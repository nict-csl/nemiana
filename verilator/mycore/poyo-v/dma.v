==> flow/design.v <==
`timescale 1ns / 1ps
module test1(
	     input wire 	clock,
	     input wire 	nreset, 
	     input wire [3:0] 	btn,
	     output wire [11:0] led,
	     input [31:0] 	gpio0,
	     output [31:0] 	gpio1,
             input wire [31:0] 	s_tdata,
             input wire [3:0] 	s_tkeep,
             input wire 	s_tlast,
             output wire 	s_tready,
             input wire 	s_tvalid,
             output wire [31:0] m_tdata,
             output wire [3:0] 	m_tkeep,
             output wire 	m_tlast,
             input wire 	m_tready,
             output wire 	m_tvalid,
	     input wire 	o_full,
	     output wire [127:0] o_data_out,
	     output wire 	o_wr_en,
	     input wire 	i_empty,
	     input wire [31:0] 	i_data_in,
	     output wire 	i_rd_en
	     );
   wire [31:0] 			data;
   reg last_flag;
   reg valid_flag;
   assign m_tkeep = 15;
   assign m_tlast = last_flag;
   assign s_tready = 1;
   assign m_tvalid = valid_flag;
   reg [31:0] 		   count;
   always  @(posedge clock or negedge nreset) begin   
      if(!nreset) begin
	 count=0;
      end
      else begin
	 count = count + 1;
      end
   end
   reg [11:0] addr1;
   reg [1:0] state2;
   always @(posedge clock or negedge nreset) begin
      if(!nreset) begin
	 addr1 = 0;
      end
      else begin
	 addr1 = addr1 + 1;
      end
   end
   reg [31:0] mem1 [11:0];
   reg [31:0] data_out;
   reg 	      read_flag;
   wire [31:0] data_in;
   wire        start_flag;
   assign start_flag = gpio0[0];
   assign m_tdata = data_out;
   assign data_in = s_tdata;
   always @(posedge clock) begin
      mem1[addr1] = data_in * 4;
   end
   reg [127:0] queue_data;
   reg 	       wr_flag;
   reg [31:0]  queue_data_count;
   always @(posedge clock or negedge nreset) begin
      if(! nreset) begin
	 queue_data = 0;
	 wr_flag    = 0;
	 queue_data_count =0;
      end
      else begin
	 queue_data = {96'H0,queue_data_count};
	 wr_flag    = ~o_full;
	 if(!o_full) begin
	    queue_data_count = queue_data_count + 1;
	 end
      end
   end
   assign o_data_out = queue_data;
   assign o_wr_en    = wr_flag;
   always @(posedge clock) begin
      data_out = i_data_in;
   end
   assign i_rd_en = read_flag;
   reg [14:0] addr2;
   reg [31:0] write_data_count;
   always @(posedge clock) begin
      if(! nreset) begin
	 state2 = 0;
	 last_flag = 0;
	 valid_flag = 0;
	 addr2 = 0;
	 read_flag = 0;
	 write_data_count=0;
      end
      else if(state2 == 0) begin
	 if (start_flag) begin
	    state2 = 1;
	    last_flag = 0;
	    valid_flag = 1;
	    addr2 = 0;
	    read_flag = 0;
	 end
	 else begin
	    state2 = 0;
	    last_flag = 0;
	    valid_flag = 0;
	    read_flag = 0;
	 end
      end
      else if(state2 == 1) begin
	 if(m_tready) begin
	    if (i_empty) begin
	       state2 = 2;
	       last_flag = 1;
	       read_flag = 0;
	    end
	    else if (addr2==63) begin
	       state2 = 2;
	       last_flag = 1;
	       read_flag = 0;
	    end
	    else begin
	       read_flag = 1;
	       addr2=addr2+1;
	       write_data_count = write_data_count+1;
	    end
	 end  
	 else begin
	    read_flag = 0;
	 end
      end
      else if(state2 == 2) begin
	 last_flag = 0;
	 addr2=0;
	 state2=3;
	 read_flag = 0;
      end
      else if(state2 == 3) begin
	 if(!start_flag) begin
	    state2 = 0;
	    last_flag = 0;
	    valid_flag = 0;
	    read_flag = 0;
	 end
      end
      else begin
	 state2 = 0;
	 addr2 = 0;
	 valid_flag = 0;
      end
   end  
   assign led = data;
   assign data = {count[31:24], state2, last_flag, valid_flag, m_tready, s_tlast, s_tready, s_tvalid};
   assign gpio1 = write_data_count;
endmodule
* Reports on test1
Tool output for the design above, in the order of the flow.
Lines are those of the file above, counted from 1.
Operators carry their Yosys type and port widths (W data, S select, Z words).
The mark -- stands for no value.
- Design top :: test1
- Clock port :: clock
- Cell library :: sky130hd
- Library corner :: tt_025C_1v80

* Word-level counts
Source: Yosys, flattened and elaborated, memories not mapped. Widths are those after wreduce. Registers that Yosys merges into a memory's read port (data or address) are not register bits. Print and check cells do not count.
- Flip-flop bits (word level) :: 181
- Input bits :: 111
- Cells after elaboration :: 79
- Add/subtract/negate cells :: 4
- Eq/ne operators :: 17
- Mux-type cells :: 33
- Bitwise operators :: 5
- Reduce/logical cells :: 9
** Operators by type and width (number)
- $mux W15 :: 8
- $add A32 B1 Y32 const B :: 3
- $mux W1 :: 17
- $mux W2 :: 8
- $add A15 B1 Y15 const B :: 1
- $eq A15 B6 Y1 const B :: 1
- $ne A3 B3 Y1 const B :: 4
- $reduce_and A5 Y1 :: 2
- $ne A2 B2 Y1 const B :: 4
- $reduce_and A3 Y1 :: 2
- $not A1 Y1 :: 5
- $ne A5 B5 Y1 const B :: 1
- $eq A2 B2 Y1 const B :: 2
- $ne A4 B3 Y1 const B :: 1
- $ne A4 B4 Y1 const B :: 1
- $reduce_and A4 Y1 :: 1
- $ne A3 B1 Y1 const B :: 1
- $ne A3 B2 Y1 const B :: 1
- $reduce_bool A3 Y1 :: 1
- $eq A2 B1 Y1 const B :: 1
- $logic_not A2 Y1 :: 1
- $reduce_and A2 Y1 :: 1
- $reduce_or A2 Y1 :: 1

* Logic depth
Longest topological path by Yosys (ltp), each cell counted once; first at word level (registers and memories cut), then after technology mapping (sequential cells cut; the memories' decode and read muxes count).
- Word-level depth :: 6
- ABC_AREA :: 0
- Mapped depth :: 9
- Gate-level depth less buffers :: 7

* Synthesis result
The flow's flattened synthesis, as Yosys stat reports it; memories are mapped. The netlist is that of the ABC_AREA named above (0 if unset); the other value can give another one.
Totals and module areas in this step are rounded.
** Cells by type (number)
- sky130_fd_sc_hd__dfrtp_1 :: 93
- sky130_fd_sc_hd__dfxtp_1 :: 84
- sky130_fd_sc_hd__buf_4 :: 112
- sky130_fd_sc_hd__xnor2_1 :: 52
- sky130_fd_sc_hd__xor2_1 :: 23
- sky130_fd_sc_hd__nand3_1 :: 35
- sky130_fd_sc_hd__nand2_1 :: 46
- sky130_fd_sc_hd__nand4_1 :: 26
- sky130_fd_sc_hd__nor2_1 :: 42
- sky130_fd_sc_hd__a21oi_1 :: 27
- sky130_fd_sc_hd__or3_1 :: 21
- sky130_fd_sc_hd__o21ai_0 :: 24
- sky130_fd_sc_hd__ha_1 :: 9
- sky130_fd_sc_hd__and4_1 :: 11
- sky130_fd_sc_hd__and3_1 :: 11
- sky130_fd_sc_hd__inv_1 :: 17
- sky130_fd_sc_hd__nor3_1 :: 12
- sky130_fd_sc_hd__nand4_2 :: 4
Other cell types: 39; their cells: 78.
- Cells in the netlist :: 727
- Mapped area :: 7700 um^2
- Flip-flop cells :: 177
- Buffers :: 127

* Timing after synthesis
OpenSTA on the mapped netlist: ideal clock, no wires. The path of least setup slack (recovery checks aside). Input and output delay are each 20% of the period. Register names are those of the netlist, which keeps one name where synthesis merged equal registers.
- Kind :: reg2reg
- From :: register state2[0]
- To :: register write_data_count[31]
- Clock period :: 2.72 ns
- Library setup time :: 0.070 ns
- Time at the first pin :: 0.000 ns
- Arrival time :: 2.068 ns
- Required time :: 2.650 ns
- Setup slack :: 0.582 ns
- Path delay :: 2.138 ns
- Driving pins on the path :: 8
- Buffers on the path :: 0
- Synthesis period reached :: 2.138 ns
"path delay" = arrival - input delay + setup time.
"driving pins on the path": output pins that drive a net of the path, with the launching flip-flop's if there is one; two outputs of one cell count as two.
"synthesis period reached" is the clock period less the worst setup slack; recovery checks do not enter. This is arithmetic on one report: input and output delays are still those of the set period (20% each).
The rows between start and end are the longest chain of elaborated cells between them; the timing report does not say that the signal goes this way. Where chains are equally long, one stands for them.
Each line given opens the expression or statement behind the cell; cells for indexed reads and writes are added by Yosys, which also makes memories of some case tables.
A register here has more assigning lines than the two given.
- Path through :: sky130_fd_sc_hd__dfxtp_1 > sky130_fd_sc_hd__inv_1 > sky130_fd_sc_hd__ha_1 > sky130_fd_sc_hd__and4bb_4 > sky130_fd_sc_hd__and3_4 > sky130_fd_sc_hd__nand4_2 > sky130_fd_sc_hd__or3_1 > sky130_fd_sc_hd__a21oi_1
- Cells in the longest elaborated chain :: 3
- Elaborated cells between the ends (all ways) :: 4
- RTL lines with such cells :: 2
- Classes of those cells :: eq/ne (1); logic (1); reduce/logical (2)
** RTL lines, path post-synthesis
- from (decl) :: RTL line 43 : reg [1:0] state2;
- from (assign) :: RTL line 90 : state2 = 0;
- from (assign) :: RTL line 99 : state2 = 1;
- $logic_not A2 Y1 :: RTL line 97 : else if(state2 == 0) begin
- $not A1 Y1
- $reduce_and A5 Y1
- to (assign) :: RTL line 95 : write_data_count=0;
- to (assign) :: RTL line 127 : write_data_count = write_data_count+1;
- to (decl) :: RTL line 87 : reg [31:0] write_data_count;

* Worst path after layout
Path of least setup slack in the final report of run 1 (OpenROAD, finished layout, wires in). Where an end is a register, its clock arrival counts in the times.
- Kind :: reg2reg
- From :: register state2[1]
- To :: register read_flag
- Clock period :: 1.37 ns
- Library setup time :: 0.11 ns
- Time at the first pin :: 0.43 ns
- Arrival time :: 2.41 ns
- Required time :: 1.69 ns
- Setup slack :: -0.72 ns
- Driving pins on the path :: 9
- Buffers on the path :: 2
The rows between start and end are the longest chain of elaborated cells between them; the timing report does not say that the signal goes this way. Where chains are equally long, one stands for them.
A register here has more assigning lines than the two given.
- Path through :: sky130_fd_sc_hd__dfxtp_4 > sky130_fd_sc_hd__inv_4 > sky130_fd_sc_hd__ha_2 > sky130_fd_sc_hd__buf_4 > sky130_fd_sc_hd__or3_1 > sky130_fd_sc_hd__o21ai_1 > sky130_fd_sc_hd__buf_4 > sky130_fd_sc_hd__nand2_1 > sky130_fd_sc_hd__a21boi_0
- Cells in the longest elaborated chain :: 4
- Elaborated cells between the ends (all ways) :: 11
- RTL lines with such cells :: 4
- Classes of those cells :: eq/ne (4); mux (3); reduce/logical (4)
** RTL lines, path post-layout
- from (decl) :: RTL line 43 : reg [1:0] state2;
- from (assign) :: RTL line 90 : state2 = 0;
- from (assign) :: RTL line 99 : state2 = 1;
- $eq A2 B2 Y1 :: RTL line 140 : else if(state2 == 3) begin
- $mux W1 :: RTL line 140
- $mux W1 :: RTL line 134 : else if(state2 == 2) begin
- $mux W1 :: RTL line 112 : else if(state2 == 1) begin
- to (assign) :: RTL line 109 : read_flag = 0;
- to (assign) :: RTL line 117 : read_flag = 0;
- to (decl) :: RTL line 54 : reg read_flag;

# Flow runs of test1

Measured results for test1: 2 stored runs of the Yosys and OpenROAD flow on sky130hd. The settings differ; the order carries no meaning. The constraints put input and output delay at 20% of the set period each and load the outputs with 0.01 pF.
"period reached": clock period set for the run, less the worst setup slack. It is reckoned from that one timing run; input and output delays stay at 20% of the period that was set.
"worst setup path time" means the part of the period allowed to the worst setup path (the constraints hold back 20% at inputs and 20% at outputs) less its slack; where the path has registers, the arrival times of their clocks count too.
"power consumption" is the tool's figure for a default switching activity; nothing was simulated.
Results are given in rounded form.

** Run 1
- Settings :: period_ns=1.37; CORE_UTILIZATION=60; PLACE_DENSITY_LB_ADDON=0.0; HOLD_SLACK_MARGIN=0.07; CTS_CLUSTER_SIZE=81; CTS_CLUSTER_DIAMETER=313; CAP_MARGIN=20; CORE_MARGIN=2; SLEW_MARGIN=20
- Netlist area reported by Yosys :: 7,700 um^2
- Area inside the die boundary :: 14,000 um^2
- Area of the standard cells in the finished layout :: 12,000 um^2
- Post-route utilization :: 92 %
- Setup slack of the worst path :: -0.72 ns
- Sum of negative setup slack :: -35 ns
- Worst hold slack :: 0.27 ns
- Power consumption :: 0.014 W
- Period reached :: 2.086 ns
- Worst setup path time :: 2.09 ns
- Worst path kind :: reg2reg

** Run 2
- Settings :: period_ns=1.45; CAP_MARGIN=20; CORE_MARGIN=2; CORE_UTILIZATION=40; SLEW_MARGIN=20
- Netlist area reported by Yosys :: 7,700 um^2
- Area inside the die boundary :: 20,000 um^2
- Area of the standard cells in the finished layout :: 11,000 um^2
- Post-route utilization :: 61 %
- Setup slack of the worst path :: -0.50 ns
- Sum of negative setup slack :: -18 ns
- Worst hold slack :: 0.30 ns
- Power consumption :: 0.013 W
- Period reached :: 1.952 ns
- Worst setup path time :: 1.95 ns
- Worst path kind :: reg2reg
